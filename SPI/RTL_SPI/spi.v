==> flow/design.v <==
module counter(
    input   wire            clk , 
    input   wire            rst_n ,
    input   wire            ss_n ,
    output  reg     [3:0]   edge_cnt     
);
    always @ (posedge clk or negedge rst_n) begin
        if(!rst_n) begin
            edge_cnt <= 'b0 ;
        end
        else if(!ss_n) begin
            edge_cnt <= edge_cnt + 1 ;
        end
        else begin
            edge_cnt <= 'b0 ;
        end
    end
endmodule
module deserielizer (
    input       wire            mosi ,
    input       wire    [3:0]   reg_mosi ,
    input       wire            dser_en ,
    input       wire    [3:0]   edge_cnt ,
    input       wire            clk ,
    input       wire            rst_n ,
    output      reg     [9:0]   rx_data ,
    output      reg             rx_valid
) ;
    always @ (posedge clk or negedge rst_n) begin
        if(!rst_n) begin
            rx_data  <= 'b0 ;
            rx_valid <= 'b0 ;
        end
        else begin
            rx_valid <= 1'b0 ;
            if(dser_en && edge_cnt != 11) begin
                rx_data[9:7] <= reg_mosi[2:0] ;     
                rx_data[6:0] <= {rx_data[6:0] , mosi} ;
            end
            if(edge_cnt == 11) begin
                rx_valid <= 1'b1 ;
            end
        end
    end
endmodule 
module fsm (
    input       wire             ss_n ,
    input       wire             mosi ,
    input       wire     [3:0]   edge_cnt ,
    input       wire             clk ,
    input       wire             rst_n ,
    output      reg      [3:0]   reg_mosi ,
    output      reg              dser_en 
) ;
    typedef enum logic [2:0] {
                IDLE       = 3'b000 ,
                CHK_CMD    = 3'b001 ,
                WRITE      = 3'b010 ,
                READ_ADD   = 3'b011 ,
                READ_DATA  = 3'b100 
    } state;
    state   next_state , current_state ;
    always @ (posedge clk or negedge rst_n) begin
        if(!rst_n) begin
            reg_mosi <= 'b0 ;
        end
        else if(!ss_n) begin
            case(edge_cnt)
                0 : reg_mosi[3] <= mosi ;   
                1 : reg_mosi[2] <= mosi ;   
                2 : reg_mosi[1] <= mosi ;   
                3 : reg_mosi[0] <= mosi ;   
            endcase
        end
    end
    always @ (posedge clk or negedge rst_n) begin
        if(!rst_n) begin
            current_state <= IDLE ;
        end
        else begin
            current_state <= next_state ;
        end
    end
    always @ (*) begin
        dser_en = 0 ;
        case(current_state)
            IDLE : begin
                if(!ss_n) begin
                    next_state = CHK_CMD ;
                end
                else begin
                    next_state = IDLE ;
                end
            end
            CHK_CMD : begin
                if(!ss_n && (edge_cnt == 3)) begin
                    case(reg_mosi[3:1])
                        'b000 : next_state = WRITE ;
                        'b001 : next_state = WRITE ;
                        'b110 : next_state = READ_ADD ;
                        'b111 : next_state = READ_DATA ;
                        default : next_state = IDLE ;
                    endcase
                end
                else begin
                    next_state = CHK_CMD ;    
                end
            end
            WRITE : begin
                dser_en = 1 ;
                if(!ss_n) begin
                    next_state = WRITE ;
                end
                else begin
                    next_state = IDLE ;
                end
            end
            READ_ADD : begin
                dser_en = 1 ;
                if(!ss_n) begin
                    next_state = READ_ADD ;
                end
                else begin
                    next_state = IDLE ;
                end
            end
            READ_DATA : begin
                dser_en = 1 ;
                if(!ss_n) begin
                    next_state = READ_DATA ;
                end
                else begin
                    next_state = IDLE ;
                end
            end
            default : next_state = IDLE ;
        endcase
    end
endmodule
module ram #(
    parameter MEM_DEPTH = 256 ,
    parameter ADDR_SIZE = 8 
) (
    input   wire            clk ,
    input   wire            rst_n ,
    input   wire    [9:0]   din ,
    input   wire            rx_valid ,
    output  reg             tx_valid ,
    output  reg     [7:0]   dout
);
    reg    [ADDR_SIZE-1 : 0]    mem     [MEM_DEPTH-1 : 0] ;
    reg    [ADDR_SIZE-1 : 0]    internal_reg ;
    always @ (posedge clk) begin     
        if(!rst_n) begin
            dout <= 'b0 ;
            tx_valid <= 1'b0 ;
            internal_reg <= 'b0 ;
        end
        else begin  
            tx_valid <= 0 ;
            if(rx_valid) begin
                case(din[9:8])
                    'b00 : begin
                        internal_reg <= din[7:0] ;
                        tx_valid <= 1'b0;
                    end
                    'b01 : begin
                        mem[internal_reg] <= din[7:0] ;
                        tx_valid <= 1'b0;
                    end
                    'b10 : begin
                        internal_reg <= din[7:0] ;
                        tx_valid <= 1'b0;
                    end
                    'b11 : begin
                        tx_valid <= 1'b1 ;
                        dout <= mem[internal_reg] ;
                    end
                endcase 
            end        
        end
    end
endmodule
module spi (
    input   wire    MOSI ,
    input   wire    SS_n ,
    input   wire    clk ,
    input   wire    rst_n ,
    output  wire    MISO
) ;
    wire     [3:0]   edge_cnt ;
    wire             dser_en ;
    wire     [3:0]   reg_mosi ;
    wire     [9:0]   rx_data ;
    wire             rx_valid ;
    wire     [7:0]   tx_data ;
    wire             tx_valid ;
    fsm f1 (
        .ss_n(SS_n),
        .mosi(MOSI),
        .edge_cnt(edge_cnt),
        .clk(clk),
        .rst_n(rst_n),
        .reg_mosi(reg_mosi),
        .dser_en(dser_en)
    ) ;
    counter     c1 (
        .clk(clk),
        .rst_n(rst_n),
        .ss_n(SS_n),
        .edge_cnt(edge_cnt)
    );
    deserielizer    d1 (
        .mosi(MOSI) ,
        .reg_mosi(reg_mosi) ,
        .dser_en(dser_en) ,
        .edge_cnt(edge_cnt) ,
        .clk(clk) ,
        .rst_n(rst_n) ,
        .rx_data(rx_data) ,
        .rx_valid(rx_valid)
    );
    tdm    t1 (
        .tx_data(tx_data),
        .tx_valid(tx_valid),
        .clk(clk),
        .rst_n(rst_n),
        .miso(MISO)
    );
    ram   #(.MEM_DEPTH(256) , .ADDR_SIZE(8))    r1 (
        .clk(clk) ,
        .rst_n(rst_n) ,
        .din(rx_data) ,
        .rx_valid(rx_valid) ,
        .tx_valid(tx_valid) ,
        .dout(tx_data)
    );
endmodule
module tdm (
    input   wire    [7:0]    tx_data ,
    input   wire             tx_valid ,
    input   wire             clk ,
    input   wire             rst_n ,
    output  reg              miso
) ;
    reg     [2:0]       cnt ;
    reg                 flag ;
    reg     [7:0]       tx_data_reg ;
    always @ (posedge clk or negedge rst_n) begin
        if(!rst_n) begin
            tx_data_reg <= 0 ;
        end
        else if(tx_valid) begin
            tx_data_reg <= tx_data ;
        end
    end
    always @ (posedge clk or negedge rst_n) begin
        if(!rst_n) begin
            cnt <= 0 ;
            flag <= 0 ;
        end
        else if(tx_valid) begin
            cnt <= 0 ;
            flag <= 1 ;
        end
        else if(flag) begin
            cnt <= cnt + 1 ;
            if(cnt == 6) begin
                flag <= 0 ;
            end
        end
    end
    always @ (posedge clk or negedge rst_n) begin
        if(!rst_n) begin
            miso <= 0 ;
        end
        else begin
            case(cnt)
                0 : miso <= tx_data_reg[7] ;
                1 : miso <= tx_data_reg[6] ;
                2 : miso <= tx_data_reg[5] ;
                3 : miso <= tx_data_reg[4] ;
                4 : miso <= tx_data_reg[3] ;
                5 : miso <= tx_data_reg[2] ;
                6 : miso <= tx_data_reg[1] ;
                7 : miso <= tx_data_reg[0] ;
                default : miso <= 1'b0 ;
            endcase
        end
    end
endmodule
; ---- Step by step through the tools: spi
; Tool output for the design above, in the order of the flow.
; Line numbers count from 1 in the design file above.
; Not given: n/a
[setup]
top = spi
clock_port = clk
cell_library = sky130hd
corner = tt_025C_1v80

; ---- Elaborated design
; Counts by Yosys on the flattened word-level netlist (proc, flatten, opt, wreduce; memories kept). Register bits leave out memories and registers merged into their read ports (data or address). Print and check cells are left out. Cells with the same type and inputs are merged into one.
; Memory sizes are those after Yosys's memory passes, which may raise the word count (mostly to a power of two), join words into wider ones and drop unused or constant bits.
[word_totals]
register_bits = 44
ram_bits = 2048
clocked_rd_ports_x_width = 8
mem_count = 1
out_inout_bits = 1
wordCells = 89
[op_classes]
addsub = 2
eq_ne = 22
n_mux = 26
logic = 1
reduce_and_logical = 22
[memory_table]
columns = memory, size, word_bits, rd, write_ports, line
row1 = r1.mem, 256, 8, 1, 1, 151  ; reg    [ADDR_SIZE-1 : 0]    mem     [MEM_DEPTH-1 : 0] ;
[ops]
columns = operator, count
row1 = 8-bit 2-to-1 mux, 6
row2 = 3-bit == test (second input constant), 7
row3 = 3-bit case mux with 5-bit select, 1
row4 = 2-bit AND reduction, 7
row5 = 3-bit by 2-bit == test with 1-bit output (second input constant), 4
row6 = 3-bit 2-to-1 mux, 4
row7 = 3-bit by 1-bit == test with 1-bit output (second input constant), 3
row8 = 3-bit logical NOT, 3
row9 = 3-bit OR reduction, 3
row10 = 3-bit case mux with 3-bit select, 1
row11 = 4-bit by 2-bit == test with 1-bit output (second input constant), 2
row12 = 1-bit case mux with 8-bit select, 1
row13 = 1-bit 2-to-1 mux, 8
row14 = 2-bit == test (second input constant), 2
row15 = 2-bit OR reduction, 2
row16 = 4-bit by 1-bit adder with 4-bit output (second input constant), 1
row17 = 4-bit by 1-bit == test with 1-bit output (second input constant), 1
row18 = 4-bit == test (second input constant), 1
row19 = 4-bit inequality test (second input constant), 1
row20 = 4-bit logical NOT, 1
row21 = 4-bit 2-to-1 mux, 1
row22 = 1-bit case mux with 2-bit select, 2
row23 = 2-bit 2-to-1 mux, 2
row24 = 3-bit by 1-bit adder with 3-bit output (second input constant), 1
row25 = 1-bit logical AND, 2
row26 = 1-bit logical NOT, 2
row27 = 2-bit by 1-bit == test with 1-bit output (second input constant), 1
row28 = 2-bit logical NOT, 1
; Other operator kinds: 2; their cells: 2.

; ---- Depth
; Depth = most cells in a row (Yosys ltp): at word level without a register or memory, in the mapped netlist without a sequential cell, where the memories' decode and read muxes count.
[logic_depth]
depth_word = 5
ABC_AREA = 0
mapped_depth = 13
ltp_nobuf = 8

; ---- After synthesis
; Yosys stat after the flow's synthesis: flattened, memories mapped to cells. It holds for the ABC_AREA given above (unset counts as 0); a run with the other value may have another netlist.
; Totals and module areas in this step are rounded.
[synth_totals]
cell_count = 4001
synth_area_um2 = 82200
seq_area_um2 = 62800
flip_flops = 2102
n_buf = 246
[by_type]
columns = cell, count, area_total_um2
row1 = sky130_fd_sc_hd__edfxtp_1, 2048, 6.15E+04
row2 = sky130_fd_sc_hd__mux4_2, 469, 1.06E+04
row3 = sky130_fd_sc_hd__mux2i_1, 182, 1.82E+03
row4 = sky130_fd_sc_hd__nor2_1, 304, 1.14E+03
row5 = sky130_fd_sc_hd__dfrtp_1, 36, 900.864
row6 = sky130_fd_sc_hd__nand2_1, 163, 611.837
row7 = sky130_fd_sc_hd__mux2_2, 46, 517.997
row8 = sky130_fd_sc_hd__buf_6, 33, 371.606
row9 = sky130_fd_sc_hd__buf_2, 68, 340.326
row10 = sky130_fd_sc_hd__dfxtp_1, 17, 340.326
row11 = sky130_fd_sc_hd__buf_4, 44, 330.317
row12 = sky130_fd_sc_hd__clkbuf_1, 84, 315.302
row13 = sky130_fd_sc_hd__o22ai_1, 44, 275.264
row14 = sky130_fd_sc_hd__a32oi_1, 31, 271.51
row15 = sky130_fd_sc_hd__nand3_1, 47, 235.226
row16 = sky130_fd_sc_hd__a22oi_1, 29, 217.709
row17 = sky130_fd_sc_hd__a21oi_1, 36, 180.173
row18 = sky130_fd_sc_hd__nor2b_1, 26, 162.656
; Other cell types: 54; their cells: 294.
; By module: a second synthesis without flattening, with its own total; a netlist apart from the flattened one above.
[hier_totals]
cells_unflattened = 4054
area_unflattened_um2 = 81900
; Rows give one instance, submodules left out.
[modules]
columns = mod, instances, n_cells, mod_area_um2, seq_area_um2
row1 = ram, 1, 3933, 80200, 61800
row2 = tdm, 1, 50, 632, 325
row3 = deserielizer, 1, 24, 460, 275
row4 = fsm, 1, 34, 427, 226
row5 = counter, 1, 13, 170, 100
row6 = spi, 1, 0, 0.0, 0.0

; ---- Path before layout
; OpenSTA on the mapped netlist: ideal clock, no wires. The path of least setup slack (recovery checks aside). Input and output delay are each 20% of the period. Register names are those of the netlist, which keeps one name where synthesis merged equal registers.
[synth_timing]
kind = register to register
start = reg d1.rx_data[0]
end = mem r1.mem[0][0]
tclk_ps = 3960
arrival_time_ps = 3206
path_slack_ps = -54
delay_ps = 4014
path_stages = 1
synth_period_reached_ps = 4014
; "delay_ps" is the arrival time less input delay plus setup time.
; "path_stages" counts driving pins, that of a launching flip-flop among them; a cell with two outputs on the path counts twice.
; "synth_period_reached_ps" is the clock period less the worst setup slack; recovery checks do not enter. This is arithmetic on one report: input and output delays are still those of the set period (20% each).
; The rows between start and end are the longest chain of elaborated cells between them; the timing report does not say that the signal goes this way. Where chains are equally long, one stands for them.
; A line is the first line of the expression or statement that the cell stems from. Yosys adds cells for indexed reads and writes and turns some case tables into memories.
[synth_between]
path_cell_list = sky130_fd_sc_hd__dfrtp_1
elab_chain_len = 3
[synth_lines]
columns = item, line
row1 = from (decl), 26  ; output      reg     [9:0]   rx_data ,
row2 = from (assign), 31  ; rx_data  <= 'b0 ;
row3 = from (assign), 38  ; rx_data[6:0] <= {rx_data[6:0] , mosi} ;
row4 = 8-bit 2-to-1 mux, 162  ; case(din[9:8])
row5 = 8-bit 2-to-1 mux, 161  ; if(rx_valid) begin
row6 = 8-bit 2-to-1 mux, 154  ; if(!rst_n) begin
row7 = to (decl), 151  ; reg    [ADDR_SIZE-1 : 0]    mem     [MEM_DEPTH-1 : 0] ;

; ---- Timing after layout
; From the final timing report of run 1: the path of least setup slack in the routed layout; clock arrival at registers is part of the times.
; The report prints the path's times to 10 ps; the period is as set.
[layout_timing]
kind = register to register
start = reg r1.internal_reg[1]
end = reg r1.dout[7]
tclk_ps = 5040
arrival_time_ps = 4970
path_slack_ps = 830
path_stages = 10
; A register here has more assigning lines than the two given.
[layout_between]
path_cell_list = sky130_fd_sc_hd__dfxtp_4 sky130_fd_sc_hd__buf_12 sky130_fd_sc_hd__buf_12 sky130_fd_sc_hd__mux4_2 sky130_fd_sc_hd__mux2_2 sky130_fd_sc_hd__o21ai_0 sky130_fd_sc_hd__a211oi_1 sky130_fd_sc_hd__a31oi_1 sky130_fd_sc_hd__a221o_1 sky130_fd_sc_hd__a21oi_1
[layout_lines]
columns = item, line
row1 = from (decl), 152  ; reg    [ADDR_SIZE-1 : 0]    internal_reg ;
row2 = from (assign), 164  ; internal_reg <= din[7:0] ;
row3 = from (assign), 172  ; internal_reg <= din[7:0] ;
row4 = to (decl), 149  ; output  reg     [7:0]   dout
; Chain of elaborated cells between the ends: none given.

; Stored flow runs of spi (2 of them; Yosys, OpenROAD, sky130hd). They differ in their settings and are not a sequence. Constraints: input delay and output delay 20% of the set period each, output load 0.01 pF.
; "period_less_ws_ps" is the run's clock period less its worst setup slack. It is reckoned from that one timing run; input and output delays stay at 20% of the period that was set.
; "timing.worst_path_ps" is the time allowed to the run's worst setup path (the clock period less input and output delay, where it has them) less its slack. Clock arrival times count: a late capture clock shortens it, a late launch clock lengthens it.
; "total_power_mw": no workload was simulated; the value follows from the tool's default switching activity.
; "timing.worst_path_ps" is known to 10 ps.
; The results are shown rounded.

[run 1: settings]
period_ns = 5.04
CORE_UTILIZATION = 26
CORE_MARGIN = 9
CELL_PAD_IN_SITES_GLOBAL_PLACEMENT = 3
TNS_END_PERCENT = 80
GPL_TIMING_DRIVEN = 1
GPL_ROUTABILITY_DRIVEN = 1
CAP_MARGIN = 20
SLEW_MARGIN = 20
[run 1: results]
setup_tns_ps = 0
setup_ws_ps = 834
yosys_chip_area_um2 = 82200
timing.worst_path_ps = 4210
critical_path_type = register to register
period_less_ws_ps = 4206
design_die_area_um2 = 337000
layout_stdcell_area_um2 = 95200
total_power_mw = 40.2

[run 2: settings]
period_ns = 5.26
CORE_UTILIZATION = 42
SETUP_SLACK_MARGIN = 1.03
PLACE_DENSITY_LB_ADDON = 0.04
CORE_MARGIN = 3
CELL_PAD_IN_SITES_GLOBAL_PLACEMENT = 2
ABC_AREA = 1
CTS_CLUSTER_SIZE = 38
CAP_MARGIN = 20
SLEW_MARGIN = 20
[run 2: results]
setup_tns_ps = 0
setup_ws_ps = 1500
yosys_chip_area_um2 = 85500
timing.worst_path_ps = 3760
critical_path_type = register to register
period_less_ws_ps = 3757
design_die_area_um2 = 209000
layout_stdcell_area_um2 = 95700
total_power_mw = 39.5
